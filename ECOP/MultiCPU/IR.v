==> flow/design.v <==
`timescale 1ns / 1ps
module IR(
    input CLK,
    input IRWre,
    input [31:0] IDataOut,
    output reg[5:0] op,
    output reg[4:0] rs,
    output reg[4:0] rt,
    output reg[4:0] rd,
    output reg[4:0] sa,
    output reg[15:0] immediate
    );
    always@(posedge CLK) begin
    if(IRWre==1) begin
        sa[4:2] = IDataOut[10:8];
        sa[1:0]=IDataOut[7:6];
        op=IDataOut[31:26];
        rs[4:3]=IDataOut[25:24];
        rs[2:0]=IDataOut[23:21];
        rt=IDataOut[20:16];
        rd=IDataOut[15:11];
        immediate[15:8]=IDataOut[15:8];
        immediate[7:0]=IDataOut[7:0];
        end
    end
endmodule
# Reports on IR
# The steps from the RTL of IR to its reports follow in flow order.
# Lines are those of the file above, counted from 1.
# Operators: Yosys type, input widths -> output width; for muxes data width and select width s.
# Cell names lack the library's common part.
# Not given: n/a
dict set report inputs {
  top {IR}
  clock_port {CLK}
  cell_library {sky130hd}
  lib_corner {tt_025C_1v80}
}

# Word level
# Source: Yosys, flattened and elaborated, memories not mapped. Widths are those after wreduce; folded enables and synchronous resets count as part of the registers. Registers that Yosys merges into a memory's read port (data or address) are not register bits. Print and check cells do not count. Equal cells are merged and count once.
dict set report op_classes {
  div 0
  n_mul 0
  equal 0
  add_sub_neg 0
  mux 0
  shifts 0
  reduce_and_logical 0
  n_logic 0
  n_cmp 0
}
dict set report bits {
  input_bits 34
  ramBits 0
  latchBits 0
  clocked_rd_ports_x_width 0
  romBits 0
  out_inout_bits 42
  ff_bits 42
  memories 0
  elab_cells 9
}

# Longest topological paths
# Yosys ltp: most cells in a row. Word level: on the elaborated netlist, between registers, memories and ports. Mapped: between sequential cells and ports; inverters and the memories' decode and read muxes count.
dict set report logic_depth {
  word_depth 0
  abc_area 0
  depth_mapped 1
  mapped_depth_nobuf 0
}

# After synthesis
# The flow's flattened synthesis, as Yosys stat reports it; memories are mapped. The netlist is that of the ABC_AREA named above (0 if unset); the other value can give another one.
# The area totals of this step are shown rounded.
# cell count area_total_um2
set types {}
lappend types {edfxtp_1 32 960.922}
lappend types {buf_4 10 75.072}
dict set report synth_totals {
  stdcells 42
  ffs 32
  synth_area_mm2 0.00104
}

# Timing after synthesis
# Source: OpenSTA report_checks on the synthesized netlist (no wires, ideal clock, input and output delay 20% of the period each), path of least setup slack; recovery checks are left aside. Register names are those of the netlist, which keeps one name where synthesis merged equal registers.
dict set report synth_timing {
  path_kind {reg2out}
  from {reg (name not given)}
  to {out rd[0]}
  clock_period_ps 981
  driving_pins 2
  path_delay_ps 578
  out_delay_ps 196
  arrival_time_ps 578
  path_slack_ps 207
  n_path_buf 1
  period_less_setup_slack_ps 774
}
# "path_delay_ps" is the arrival time less input delay plus setup time.
# At an output port there is no setup time.
# "driving_pins" counts driving pins, that of a launching flip-flop among them; a cell with two outputs on the path counts twice.
# "period_less_setup_slack_ps" = period - worst setup slack (recovery checks aside). The figure is calculated, with input and output delays left at 20% of the set period.
dict set report synth_between {
  path_cell_list {edfxtp_1 > buf_4}
}
# element line_no
set synth_rtl {}
lappend synth_rtl {{end, declared} 9} ;# output reg[4:0] rd,
# Chain of elaborated cells between the ends: none given.

# Stored flow runs of IR (2 of them; Yosys, OpenROAD, sky130hd). They differ in their settings and are not a sequence. Constraints: input delay and output delay 20% of the set period each, output load 0.01 pF.
run="run A" settings period_ns=0.511 CORE_UTILIZATION=41 SETUP_SLACK_MARGIN=-0.04 PLACE_DENSITY_LB_ADDON=0.23 CELL_PAD_IN_SITES_GLOBAL_PLACEMENT=0 CELL_PAD_IN_SITES_DETAIL_PLACEMENT=2 CAP_MARGIN=5 MIN_ROUTING_LAYER="met2" MAX_ROUTING_LAYER="met5" CORE_MARGIN=2 SLEW_MARGIN=20
run="run A" outcome="no results, placement failed with DPL-0033"
run="run B" settings period_ns=0.852 CORE_UTILIZATION=69 PLACE_DENSITY=0.56 CELL_PAD_IN_SITES_DETAIL_PLACEMENT=0 TNS_END_PERCENT=95 ABC_AREA=1 GPL_ROUTABILITY_DRIVEN=0 CAP_MARGIN=0 SLEW_MARGIN=5 CORE_MARGIN=2
run="run B" outcome="no results, placement failed with GPL-0301"
