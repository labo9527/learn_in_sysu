==> flow/design.v <==
module ControlUnit(
    input CLK,
    input Reset,
    input zero,
    input sign,
    input [5:0] opcode,
    output reg WrRegDSrc,
    output reg[1:0] RegDst,
    output reg RegWre,
    output reg[2:0] ALUOp,
    output reg[1:0] PCSrc,
    output reg ALUSrcA,
    output reg ALUSrcB,
    output reg mRD,
    output reg mWR,
    output reg DBDATASrc,
    output reg PCWre,
    output reg ExtSel,
    output reg InsMemRW,
    output reg IRWre,
    output reg[2:0] State
    );
    always@(negedge CLK) begin
        if(opcode==6'b111111) begin PCWre=0; end
    end
    always@(opcode or sign or zero)begin
        if(opcode==6'b110101)
                    begin
                       ALUSrcA=0;
                       ALUSrcB=0;
                       InsMemRW=1;
                                       DBDATASrc=0;
                       ALUOp=3'b001;
                       if(zero==1) PCSrc=0;
                       else PCSrc=1;
                       ExtSel=1;
                       RegDst=2'b01;
                       WrRegDSrc=1; 
                    end
    end
    always@(negedge CLK or posedge Reset) begin
        if(Reset==1)
            begin
                State=3'b000;
                WrRegDSrc=1;
                RegDst=2'b00;
                RegWre=0;
                ALUOp=3'b000;
                PCSrc=2'b00;
                ALUSrcA=0;
                ALUSrcB=0;
                mRD=0;
                mWR=0;
                DBDATASrc=0;
                PCWre=0;
                ExtSel=0;
                InsMemRW=1;
                IRWre=1;
            end
        else
            begin
                case(State)
                    3'b000:
                        begin
                        if(opcode==6'b111111)
                            begin
                                State<=3'b000;
                                PCWre=0;
                            end
                        else
                            begin    
                            State<=3'b001;
                            if(opcode==6'b111010)
                              begin RegWre=0; end
                              else begin RegWre=0; end
                            RegWre=(opcode==6'b111010)?0:0;
                            mRD=0;
                            mWR=0;
                            PCWre=0;
                            IRWre=1;
                            end
                        end
                    3'b001:
                        begin
                            case(opcode)
                                6'b110100,6'b110101,6'b110110:begin State<=3'b101; PCWre=0; end
                                6'b110000,6'b110001:begin State<=3'b010; PCWre=0; end
                                6'b111000,6'b111001,6'b111010,6'b111111:
                                begin
                                    State<=3'b000;
                                    if(opcode==6'b111111) begin PCWre=0; end
                                    else begin PCWre=1; end
                                end
                                default:begin State<=3'b110; PCWre=0; end
                            endcase
                            if(opcode==6'b111010)
                                RegWre=0;
                            else RegWre=0;
                            mRD=0;
                            mWR=0;
                            IRWre=0;
                        end
                    3'b010:
                        begin
                            State<=3'b011;
                            RegWre=0;
                            if(opcode==6'b110000) mWR=1;
                            mRD=0;
                            PCWre=0;
                            IRWre=0;
                        end
                    3'b011:
                        begin
                        if(opcode==6'b110000)
                           begin State<=3'b000; mWR=0; mRD=0; PCWre=1; end
                        else begin State<=3'b100; mWR=0; mRD=1; RegWre=1; PCWre=0; end
                            IRWre=0;
                        end
                    3'b100:
                        begin
                            State<=3'b000;
                            RegWre=0;
                            mRD=0;
                            mWR=0;
                            PCWre=1;
                            IRWre=0;
                        end
                    3'b101:
                        begin
                            State<=3'b000;
                            RegWre=0;
                            mRD=0;
                            mWR=0;
                            PCWre=1;
                            IRWre=0;
                        end
                    3'b110:
                        begin
                            State<=3'b111;
                            RegWre=1;
                            mRD=0;
                            mWR=0;
                            PCWre=0;
                            IRWre=0;
                        end
                    3'b111:
                    begin
                        State<=3'b000;
                        RegWre=0;
                        mRD=0;
                        mWR=0;
                        PCWre=1;
                        IRWre=0;
                    end
                endcase
            end
    end
    always@(opcode or sign ) begin
        case(opcode)
            6'b000000:
                begin
                    ALUSrcA=0;
                    ALUSrcB=0;
                    InsMemRW=1;
                    DBDATASrc=0;
                    ALUOp=3'b000;
                    PCSrc=0;
                    ExtSel=0;
                    RegDst=2'b10;
                    WrRegDSrc=1;
                end
            6'b000001:
               begin
                    ALUSrcA=0;
                    ALUSrcB=0;
                    InsMemRW=1;
                    DBDATASrc=0;
                    ALUOp=3'b001;
                    PCSrc=0;
                    ExtSel=0;
                    RegDst=2'b10;
                    WrRegDSrc=1;
               end
           6'b000010:
                begin
                    ALUSrcA=0;
                    ALUSrcB=1;
                    InsMemRW=1;
                                    DBDATASrc=0;
                    ALUOp=3'b000;
                    PCSrc=0;
                    ExtSel=1;
                    RegDst=2'b01;
                    WrRegDSrc=1;
                end
          6'b010000:
                begin
                    ALUSrcA=0;
                    ALUSrcB=0;
                    InsMemRW=1;
                                    DBDATASrc=0;
                    ALUOp=3'b100;
                    PCSrc=0;
                    ExtSel=0;
                    RegDst=2'b10;
                    WrRegDSrc=1;
                end
         6'b010001:
                begin
                    ALUSrcA=0;
                    ALUSrcB=1;
                    InsMemRW=1;
                                    DBDATASrc=0;
                    ALUOp=3'b100;
                    PCSrc=0;
                    ExtSel=0;
                    RegDst=2'b01;
                    WrRegDSrc=1;
                end
         6'b010010:
                begin
                    ALUSrcA=0;
                    ALUSrcB=1;
                    InsMemRW=1;
                                    DBDATASrc=0;
                    ALUOp=3'b011;
                    PCSrc=0;
                    ExtSel=0;
                    RegDst=2'b01;
                    WrRegDSrc=1;
                end
         6'b010011:
                begin
                    ALUSrcA=0;
                    ALUSrcB=1;
                    InsMemRW=1;
                                    DBDATASrc=0;
                    ALUOp=3'b111;
                    PCSrc=0;
                    ExtSel=0;
                    RegDst=2'b01;
                    WrRegDSrc=1;
                end
         6'b011000:
                begin
                    ALUSrcA=1;
                    ALUSrcB=0;
                    InsMemRW=1;
                                    DBDATASrc=0;
                    ALUOp=3'b010;
                    PCSrc=0;
                    ExtSel=0;
                    RegDst=2'b10;
                    WrRegDSrc=1;
                end
         6'b100110:
                begin
                    ALUSrcA=0;
                    ALUSrcB=1;
                    InsMemRW=1;
                                    DBDATASrc=0;
                    ALUOp=3'b110;
                    PCSrc=0;
                    ExtSel=1;
                    RegDst=2'b01;
                    WrRegDSrc=1;
                end
         6'b100111:
                begin
                    ALUSrcA=0;
                    ALUSrcB=0;
                    InsMemRW=1;
                                    DBDATASrc=0;
                    ALUOp=3'b110;
                    PCSrc=0;
                    ExtSel=1;
                    RegDst=2'b10;
                    WrRegDSrc=1;
                end
         6'b110000:
                begin
                    ALUSrcA=0;
                    ALUSrcB=1;
                    InsMemRW=1;
                                    DBDATASrc=0;
                    ALUOp=3'b000;
                    PCSrc=0;
                    ExtSel=1;
                    RegDst=2'b01;
                    WrRegDSrc=1;
                end
         6'b110001:
                begin
                    ALUSrcA=0;
                    ALUSrcB=1;
                    InsMemRW=1;
                                    DBDATASrc=1;
                    ALUOp=3'b000;
                    PCSrc=0;
                    ExtSel=1;
                    RegDst=2'b01;
                    WrRegDSrc=1;
                end
         6'b110100:
                begin
                    ALUSrcA=0;
                    ALUSrcB=0;
                    InsMemRW=1;
                                    DBDATASrc=0;
                    ALUOp=3'b001;
                    if(zero!=1) PCSrc=0;
                    else PCSrc=1;
                    ExtSel=1;
                    RegDst=2'b01;
                    WrRegDSrc=1;
                end
         6'b110101:
                begin
                   ALUSrcA=0;
                   ALUSrcB=0;
                   InsMemRW=1;
                                   DBDATASrc=0;
                   ALUOp=3'b001;
                   if(zero==1) PCSrc=0;
                   else PCSrc=1;
                   ExtSel=1;
                   RegDst=2'b01;
                   WrRegDSrc=1; 
                end
         6'b110110:
                begin
                    ALUSrcA=0;
                    ALUSrcB=0;
                    InsMemRW=1;
                                    DBDATASrc=0;
                    ALUOp=3'b001;
                    if(sign!=1) PCSrc=0;
                    else PCSrc=1;
                    ExtSel=1;
                    RegDst=2'b00;
                    WrRegDSrc=1;
                end
         6'b111000:
                begin
                    ALUSrcA=0;
                    ALUSrcB=0;
                    InsMemRW=1;
                                    DBDATASrc=0;
                    ALUOp=3'b000;
                    PCSrc=2'b11;
                    ExtSel=1;
                    RegDst=2'b00;
                    WrRegDSrc=1;
                end
         6'b111001:
                begin
                    ALUSrcA=0;
                    ALUSrcB=0;
                    InsMemRW=1;
                                    DBDATASrc=0;
                    ALUOp=3'b000;
                    PCSrc=2'b10;
                    ExtSel=1;
                    RegDst=2'b00;
                    WrRegDSrc=1;
                end
          6'b111010:
                begin
                    ALUSrcA=0;
                    ALUSrcB=0;
                    InsMemRW=1;
                                    DBDATASrc=0;
                    ALUOp=3'b000;
                    PCSrc=2'b11;
                    ExtSel=1;
                    RegDst=2'b00;
                    WrRegDSrc=0;
                    RegWre=1;
                end
         6'b111111:
                begin
                    ALUSrcA=0;
                    ALUSrcB=0;
                    InsMemRW=0;
                                    DBDATASrc=0;
                    ALUOp=3'b000;
                    PCSrc=2'b00;
                    ExtSel=0;
                    RegDst=2'b00;
                    WrRegDSrc=0;
                    PCWre=0;
                end
        endcase
    end
endmodule
Tool chain data of ControlUnit
What the tools print for ControlUnit, step after step. Lines are those of the file above, counted from 1. A cell with n/a has no value.

Design top: ControlUnit. Clock input: CLK. Library: sky130hd. Corner: tt_025C_1v80.

Elaborated design
Source: Yosys, flattened and elaborated, memories not mapped. Widths are those after wreduce. Registers that Yosys merges into a memory's read port (data or address) are not register bits. Print and check cells do not count. Equal cells are merged and count once.

Under register bits after elaboration stands 6. Input port bits: 10. The figure for output and inout bits is 21. The figure for cells after elaboration is 42.

Equal/unequal tests: 18. The entry for mux-type cells reads 11. Under reduce/logical cells stands 9.

Operators by type and width (number): equality test 6 bit with constant B (9); parallel mux 3 bit (select 6 bit) (1); equality test 3 bit with constant B (4); OR reduction 6 bit (2); parallel mux 3 bit (select 3 bit) (1); OR reduction 7 bit (1); equality test 3 x 2 -> 1 bit with constant B (2); OR reduction 3 bit (2); parallel mux 1 bit (select 3 bit) (2); two-way mux 1 bit (5); inequality test 2 bit with constant B (2); OR reduction 4 bit (1); equality test 3 x 1 -> 1 bit with constant B (1); logical NOT 3 bit (1); two-way mux 3 bit (1); AND reduction 2 bit (1); OR reduction 2 bit (1); parallel mux 1 bit (select 2 bit) (1).

Logic depth
Depth = most cells in a row (Yosys ltp): at word level without a register or memory, in the mapped netlist without a sequential cell, where the memories' decode and read muxes count.

Under word-level depth stands 4. The entry for ABC_AREA reads 0. The figure for gate-level depth with buffers is 4. Gate-level depth less buffers: 4.

Mapped cells and area
Yosys stat after the flow's synthesis: flattened, memories mapped to cells. It holds for the ABC_AREA given above (unset counts as 0); a run with the other value may have another netlist. Totals and module areas in this step are rounded.

The figure for mapped cells is 59. The figure for chip area (Yosys) is 482 um^2. The figure for area of sequential cells is 151 um^2. The figure for flip-flop cells is 6. Buffer cells: 15.

Cell types: sky130_fd_sc_hd__dfrtn_1 (number 5, area in all 125.12 um^2); sky130_fd_sc_hd__buf_4 (number 15, area in all 112.608 um^2); sky130_fd_sc_hd__nand3_1 (number 6, area in all 30.029 um^2); sky130_fd_sc_hd__dfstp_2 (number 1, area in all 26.275 um^2); sky130_fd_sc_hd__inv_1 (number 5, area in all 18.768 um^2); sky130_fd_sc_hd__nor2_1 (number 5, area in all 18.768 um^2); sky130_fd_sc_hd__a2111oi_2 (number 1, area in all 15.014 um^2); sky130_fd_sc_hd__a21oi_1 (number 3, area in all 15.014 um^2); sky130_fd_sc_hd__nand2_1 (number 3, area in all 11.261 um^2); sky130_fd_sc_hd__a2111oi_0 (number 1, area in all 8.758 um^2); sky130_fd_sc_hd__a211o_1 (number 1, area in all 8.758 um^2); sky130_fd_sc_hd__a22o_1 (number 1, area in all 8.758 um^2); sky130_fd_sc_hd__nand2b_2 (number 1, area in all 8.758 um^2); sky130_fd_sc_hd__o311ai_1 (number 1, area in all 8.758 um^2); sky130_fd_sc_hd__xnor2_1 (number 1, area in all 8.758 um^2); sky130_fd_sc_hd__a211oi_1 (number 1, area in all 7.507 um^2); sky130_fd_sc_hd__and2_2 (number 1, area in all 7.507 um^2); sky130_fd_sc_hd__conb_1 (number 2, area in all 7.507 um^2).

Other cell types: 5; their cells: 5.

Record of 2 stored runs of the RTL-to-layout flow on ControlUnit, platform sky130hd. The runs are unordered. Constraints: input delay and output delay 20% of the set period each, output load 0.01 pF. The results are shown rounded.

Files of job 1:
==> flow/run.sh <==
#!/bin/bash
# the make line also repeats the synthesis and layout settings of config.mk as NAME=value (left out here)
make -C /OpenROAD-flow-scripts/flow DESIGN_CONFIG=/design/flow/config.mk WORK_HOME=/design/flow/orfs CLKGATE_MAP_FILE= finish
==> flow/config.mk <==
export PLATFORM = sky130hd
export DESIGN_NAME = ControlUnit
export DESIGN_NICKNAME = ControlUnit
export VERILOG_FILES = /design/flow/design.v
export SDC_FILE = /design/flow/constraint.sdc
export NUM_CORES = 4
export LEC_CHECK = 0
export CAP_MARGIN = 20
export CORE_MARGIN = 2
export CORE_UTILIZATION = 37
export SLEW_MARGIN = 20
==> flow/constraint.sdc <==
create_clock -name core_clock -period 3.0 [get_ports {CLK}]
set_input_delay 0.6000 -clock core_clock [delete_from_list [all_inputs] [get_ports {CLK}]]
set_output_delay 0.6000 -clock core_clock [all_outputs]
set_load 0.01 [all_outputs]

Results of job 1. The synthesis area stands at 482 um^2. The area of the die reads 1,610 um^2. The standard-cell area of the final layout reads 676 um^2. For the worst setup slack after layout the run shows -0.029 ns. The measured final setup TNS is -0.029 ns. The smallest hold slack reads 0.497 ns.

Files of job 2:
==> flow/run.sh <==
#!/bin/bash
# the make line also repeats the synthesis and layout settings of config.mk as NAME=value (left out here)
make -C /OpenROAD-flow-scripts/flow DESIGN_CONFIG=/design/flow/config.mk WORK_HOME=/design/flow/orfs CLKGATE_MAP_FILE= finish
==> flow/config.mk <==
export PLATFORM = sky130hd
export DESIGN_NAME = ControlUnit
export DESIGN_NICKNAME = ControlUnit
export VERILOG_FILES = /design/flow/design.v
export SDC_FILE = /design/flow/constraint.sdc
export NUM_CORES = 4
export LEC_CHECK = 0
export CAP_MARGIN = 20
export CELL_PAD_IN_SITES_DETAIL_PLACEMENT = 1
export CORE_MARGIN = 3
export CORE_UTILIZATION = 43
export MAX_ROUTING_LAYER = met5
export PLACE_DENSITY_LB_ADDON = 0.13
export SETUP_SLACK_MARGIN = -0.15
export SLEW_MARGIN = 20
==> flow/constraint.sdc <==
create_clock -name core_clock -period 1.8 [get_ports {CLK}]
set_input_delay 0.3600 -clock core_clock [delete_from_list [all_inputs] [get_ports {CLK}]]
set_output_delay 0.3600 -clock core_clock [all_outputs]
set_load 0.01 [all_outputs]

Outcome of job 2: incomplete, routing halted on DPL-0033.
